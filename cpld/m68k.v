==> flow/design.v <==
`timescale 1ns/1ns
module m68kdecoder(
    input reset_n,
    input clk50,
    input clk16,
    inout dtack_n,
    input rw,
    output wire oe_n,
    input as_n,
    input lds_n,
    input uds_n,
    inout berr_n,
    output wire ram_ce_n,
    output wire eeprom_lds_n,
    output wire eeprom_uds_n,
    output clk_from_cpld,
    input boot,
    input dtack_trig,
    input [23:13] addr,
    output reg [3:0] cs,
    output wire iack_addr
);
localparam
    DEV_NONE    = 0,
    DEV_EEPROM  = 1,
    DEV_RAM     = 2,
    DEV_VT      = 3,
    DEV_PIC     = 4,
    DEV_OTHER   = 5;
wire [23:0] a = { addr[23:13], 13'd0 };
wire ds_n = uds_n & lds_n;
assign oe_n = boot ? 1'b1 : ~rw;
assign eeprom_lds_n = (cs == DEV_EEPROM) ? lds_n : 1'b1;
assign eeprom_uds_n = (cs == DEV_EEPROM) ? uds_n : 1'b1;
assign ram_ce_n = (cs == DEV_RAM) ? uds_n & lds_n : 1'b1;
assign iack_addr = (addr[19:16] == 4'b1111);
reg eeprom_at_zero_n;  
always @(*) begin
    cs = DEV_NONE;
    if( ~as_n ) begin
        if( a < 'h00_4000 && ((~eeprom_at_zero_n && rw) || boot) ) begin
            cs = DEV_EEPROM;
        end else if( a < 'h10_0000 ) begin
            cs = DEV_RAM;
        end else if( a < 'h10_4000 ) begin
            cs = DEV_EEPROM;
        end else if( a < 'h11_0000 ) begin
            cs = DEV_VT;
        end else if( a < 'h12_0000 ) begin
            cs = DEV_PIC;
        end else begin
            if( boot ) begin
                cs = DEV_NONE;
            end else begin
                cs = DEV_OTHER;
            end
        end
    end
end
always @(posedge clk16)
begin
    if( ~reset_n ) begin
        eeprom_at_zero_n <= 1'b0;
    end else if( a < 'h00_4000 && ~eeprom_at_zero_n && ~rw && ~boot ) begin
        eeprom_at_zero_n <= 1'b1;
    end
end
assign berr_n = as_n ? 1'b1 : ( cs != DEV_NONE );
reg [1:0] state;
reg [1:0] next_state;
localparam IDLE = 2'd0, COUNT = 2'd1, DTACK = 2'd2;
reg [2:0] dtack_counter;  
reg [2:0] next_dtack_counter;
reg dtack_reg;  
assign dtack_n = state == 'd0 ? 1'bz : dtack_reg;
reg [1:0] dtack_trig_old;
always @(posedge clk16) dtack_trig_old[1:0] <= { dtack_trig_old[0], dtack_trig };
wire dtack_trig_pe = (dtack_trig_old[1:0] == 2'b01);  
always @(posedge clk16)
begin
    state <= next_state;
    dtack_counter <= next_dtack_counter;
    if( ~reset_n || as_n ) begin
        state <= 'd0;
    end
end
always @(*)
begin
    next_state = state;
    next_dtack_counter = dtack_counter;
    dtack_reg = 1'b1;
    case( state )
        IDLE: begin  
            if( boot ) begin
                if( dtack_trig_pe ) begin
                    next_dtack_counter = 'd4;
                    next_state = COUNT;
                end
            end else if ( ds_n == 1'b0 ) begin
                if( cs == DEV_EEPROM ) begin
                    next_dtack_counter = 'd4;
                    next_state = COUNT;
                end else if( cs == DEV_RAM ) begin
                    next_state = DTACK;
                end
            end
        end
        COUNT: begin  
            if( dtack_counter == 'd0 ) begin
                next_state = DTACK;
            end else begin
                next_dtack_counter = dtack_counter - 1;
            end
        end
        DTACK: begin  
            if( ds_n == 1'b0 ) begin
                dtack_reg = 1'b0;
            end else begin
                next_state = IDLE;
            end
        end
    endcase
end
localparam CLK_DIV = 4;  
reg [CLK_DIV-1:0] clkgen_counter;
assign clk_from_cpld = clkgen_counter[CLK_DIV-1];
always @(posedge clk16)
begin
    clkgen_counter <= clkgen_counter + 'b1;    
end
initial begin
    clkgen_counter = 0;
    dtack_counter = 0;
end
endmodule
== Step by step through the tools: m68kdecoder ==
Tool output for the design above, in the order of the flow.
Line numbers count from 1 in the design file above.
Operators: Yosys type, input widths -> output width; for muxes data width and select width s.
Not given: --
Design
  top: m68kdecoder
  clock input: clk16
  cell library: sky130hd
  corner: tt_025C_1v80

== After elaboration ==
Source: Yosys, flattened and elaborated, memories not mapped. Widths are those after wreduce. Registers that Yosys merges into a memory's read port (data or address) are not register bits. Print and check cells do not count. Equal cells are merged and count once.
Operators by class
  reductions and logical operators: 14
  muxes and demuxes: 29
  equality and inequality tests: 13
  magnitude comparators: 5
  $add $sub $neg: 2
  bitwise gates (word level): 5
Operator list (count)
  $lt 24x21->1 const B: 4
  $mux 3: 12
  $lt 24x15->1 const B: 1
  $mux 2: 7
  $ne 3x3->1 const B: 3
  $mux 1: 8
  $ne 2x2->1 const B: 3
  $reduce_and 6->1: 1
  $pmux 3 s2: 1
  $pmux 2 s3: 1
  $logic_and 1x1->1: 5
  $reduce_and 5->1: 1
  $not 1->1: 4
  $eq 2x1->1 const B: 2
  $add 4x1->4 const B: 1
  $eq 4x1->1 const B: 1
  $eq 4x2->1 const B: 1
  $ne 4x2->1 const B: 1
  $eq 4x4->1 const B: 1
  $reduce_bool 4->1: 1
  $sub 3x1->3 const B: 1
  $logic_not 3->1: 1
  $reduce_bool 3->1: 1
  $logic_or 1x1->1: 2
  $eq 2x2->1 const B: 1
  $logic_not 2->1: 1
  $reduce_bool 2->1: 1
  $and 1x1->1: 1
Storage and ports
  output and inout bits: 12
  bits in registers: 12
  cells after elaboration: 73
  bits of input ports: 20

== Depth ==
Longest topological path by Yosys (ltp), each cell counted once; first at word level (registers and memories cut), then after technology mapping (sequential cells cut; the memories' decode and read muxes count).
Logic depth
  depth after elaboration: 13
  ABC_AREA: 1
  mapped depth: 12
  gate-level depth less buffers: 12

== Synthesis result ==
The flow's flattened synthesis, as Yosys stat reports it; memories are mapped. The netlist is that of the ABC_AREA named above (0 if unset); the other value can give another one.
Synthesis totals
  flip-flops: 13
  cell area after synthesis: 835.8 sq um
  sequential part of the area: 290.3 sq um
  standard cells after synthesis: 114
  buffers: 1
Cell types
  sky130_fd_sc_hd__dfxtp_1: count 10, total area 200.192 sq um
  sky130_fd_sc_hd__edfxtp_1: count 3, total area 90.086 sq um
  sky130_fd_sc_hd__nand2_1: count 24, total area 90.086 sq um
  sky130_fd_sc_hd__inv_1: count 23, total area 86.333 sq um
  sky130_fd_sc_hd__ha_1: count 3, total area 37.536 sq um
  sky130_fd_sc_hd__nor2_1: count 10, total area 37.536 sq um
  sky130_fd_sc_hd__nand3_1: count 6, total area 30.029 sq um
  sky130_fd_sc_hd__nor2_2: count 4, total area 25.024 sq um
  sky130_fd_sc_hd__nand3b_4: count 1, total area 20.019 sq um
  sky130_fd_sc_hd__nand3_4: count 1, total area 17.517 sq um
  sky130_fd_sc_hd__xnor2_1: count 2, total area 17.517 sq um
  sky130_fd_sc_hd__a21oi_1: count 3, total area 15.014 sq um
  sky130_fd_sc_hd__nand2_2: count 2, total area 12.512 sq um
  sky130_fd_sc_hd__nand4_1: count 2, total area 12.512 sq um
  sky130_fd_sc_hd__nand4_2: count 1, total area 12.512 sq um
  sky130_fd_sc_hd__or2_1: count 2, total area 12.512 sq um
  sky130_fd_sc_hd__nand2_4: count 1, total area 11.261 sq um
  sky130_fd_sc_hd__nor2_4: count 1, total area 11.261 sq um
Other cell types: 13; their cells: 15.

== Path before layout ==
Source: OpenSTA report_checks on the synthesized netlist (no wires, ideal clock, input and output delay 20% of the period each), path of least setup slack; recovery checks are left aside. Register names are those of the netlist, which keeps one name where synthesis merged equal registers.
Timing post-synthesis
  path kind: in2out
  from: in addr[14]
  to: out eeprom_lds_n
  input delay: 0.542 ns
  output delay: 0.542 ns
  arrival time: 1.411 ns
  launch time at the first pin: 0.542 ns
  path delay: 0.869 ns
  data required time: 2.168 ns
  buffers on the path: 0
  slack: 0.757 ns
  driving pins on the path: 7
  clock period: 2.71 ns
  period reached after synthesis: 1.953 ns
"path delay" is the arrival time less input delay plus setup time.
A path that ends at an output port has no setup time.
"driving pins on the path" counts driving pins, that of a launching flip-flop among them; a cell with two outputs on the path counts twice.
"period reached after synthesis" = period - worst setup slack (recovery checks aside). The figure is calculated, with input and output delays left at 20% of the set period.
The rows between start and end are the longest chain of elaborated cells between them; the timing report does not say that the signal goes this way. Where chains are equally long, one stands for them.
A line is the first line of the expression or statement that the cell stems from. Yosys adds cells for indexed reads and writes and turns some case tables into memories.
On the way, post-synthesis
  cells stage by stage: sky130_fd_sc_hd__nor2_2 > sky130_fd_sc_hd__nand2_1 > sky130_fd_sc_hd__nor2_4 > sky130_fd_sc_hd__nand4_2 > sky130_fd_sc_hd__nand2_4 > sky130_fd_sc_hd__nand3_4 > sky130_fd_sc_hd__or2_1
  length of the longest elaborated chain: 9
  elaborated cells between the ends (all ways): 14
  those cells by class: compare (5); eq/ne (1); mux (7); reduce/logical (1)
Ends and longest elaborated chain, post-synthesis
  start: declaration: RTL line 19  | input [23:13] addr,
  $lt 24x21->1: RTL line 49  | end else if( a < 'h12_0000 ) begin
  $mux 3: RTL line 49
  $mux 3: RTL line 47  | end else if( a < 'h11_0000 ) begin
  $mux 3: RTL line 45  | end else if( a < 'h10_4000 ) begin
  $mux 3: RTL line 43  | end else if( a < 'h10_0000 ) begin
  $mux 3: RTL line 41  | if( a < 'h00_4000 && ((~eeprom_at_zero_n && rw) || boot) ) begin
  $mux 3: RTL line 40  | if( ~as_n ) begin
  $eq 4x1->1: RTL line 33  | assign eeprom_lds_n = (cs == DEV_EEPROM) ? lds_n : 1'b1;
  $mux 1: RTL line 33
  end: declaration: RTL line 14  | output wire eeprom_lds_n,
Nets of the timed path that keep an RTL name, with a line that drives or declares them; the list need not be complete.
Named nets, post-synthesis (RTL line)
  cs[0]: 40

Subject: m68kdecoder on sky130hd, stored results

Hello all,

Design m68kdecoder on sky130hd. What follows are 2 stored runs of the flow, each under its own settings; their order means nothing. The constraints put input and output delay at 20% of the set period each and load the outputs with 0.01 pF.
[flow run 1] settings: period_ns=2.2, CORE_UTILIZATION=57, SETUP_SLACK_MARGIN=0.11, CORE_MARGIN=3, ABC_AREA=1, GPL_TIMING_DRIVEN=1, CTS_CLUSTER_SIZE=69, CTS_CLUSTER_DIAMETER=32, MAX_ROUTING_LAYER=met5, CAP_MARGIN=20, SLEW_MARGIN=20
[flow run 1] result: did not finish, routing stopped with DPL-0033
[flow run 2] settings: period_ns=1.71, CORE_UTILIZATION=67, SETUP_SLACK_MARGIN=0.32, PLACE_DENSITY_LB_ADDON=0.2, CTS_CLUSTER_SIZE=73, CTS_CLUSTER_DIAMETER=31, CAP_MARGIN=20, CORE_MARGIN=2, SLEW_MARGIN=20
[flow run 2] result: did not finish, placement stopped with FLW-0024

Thanks
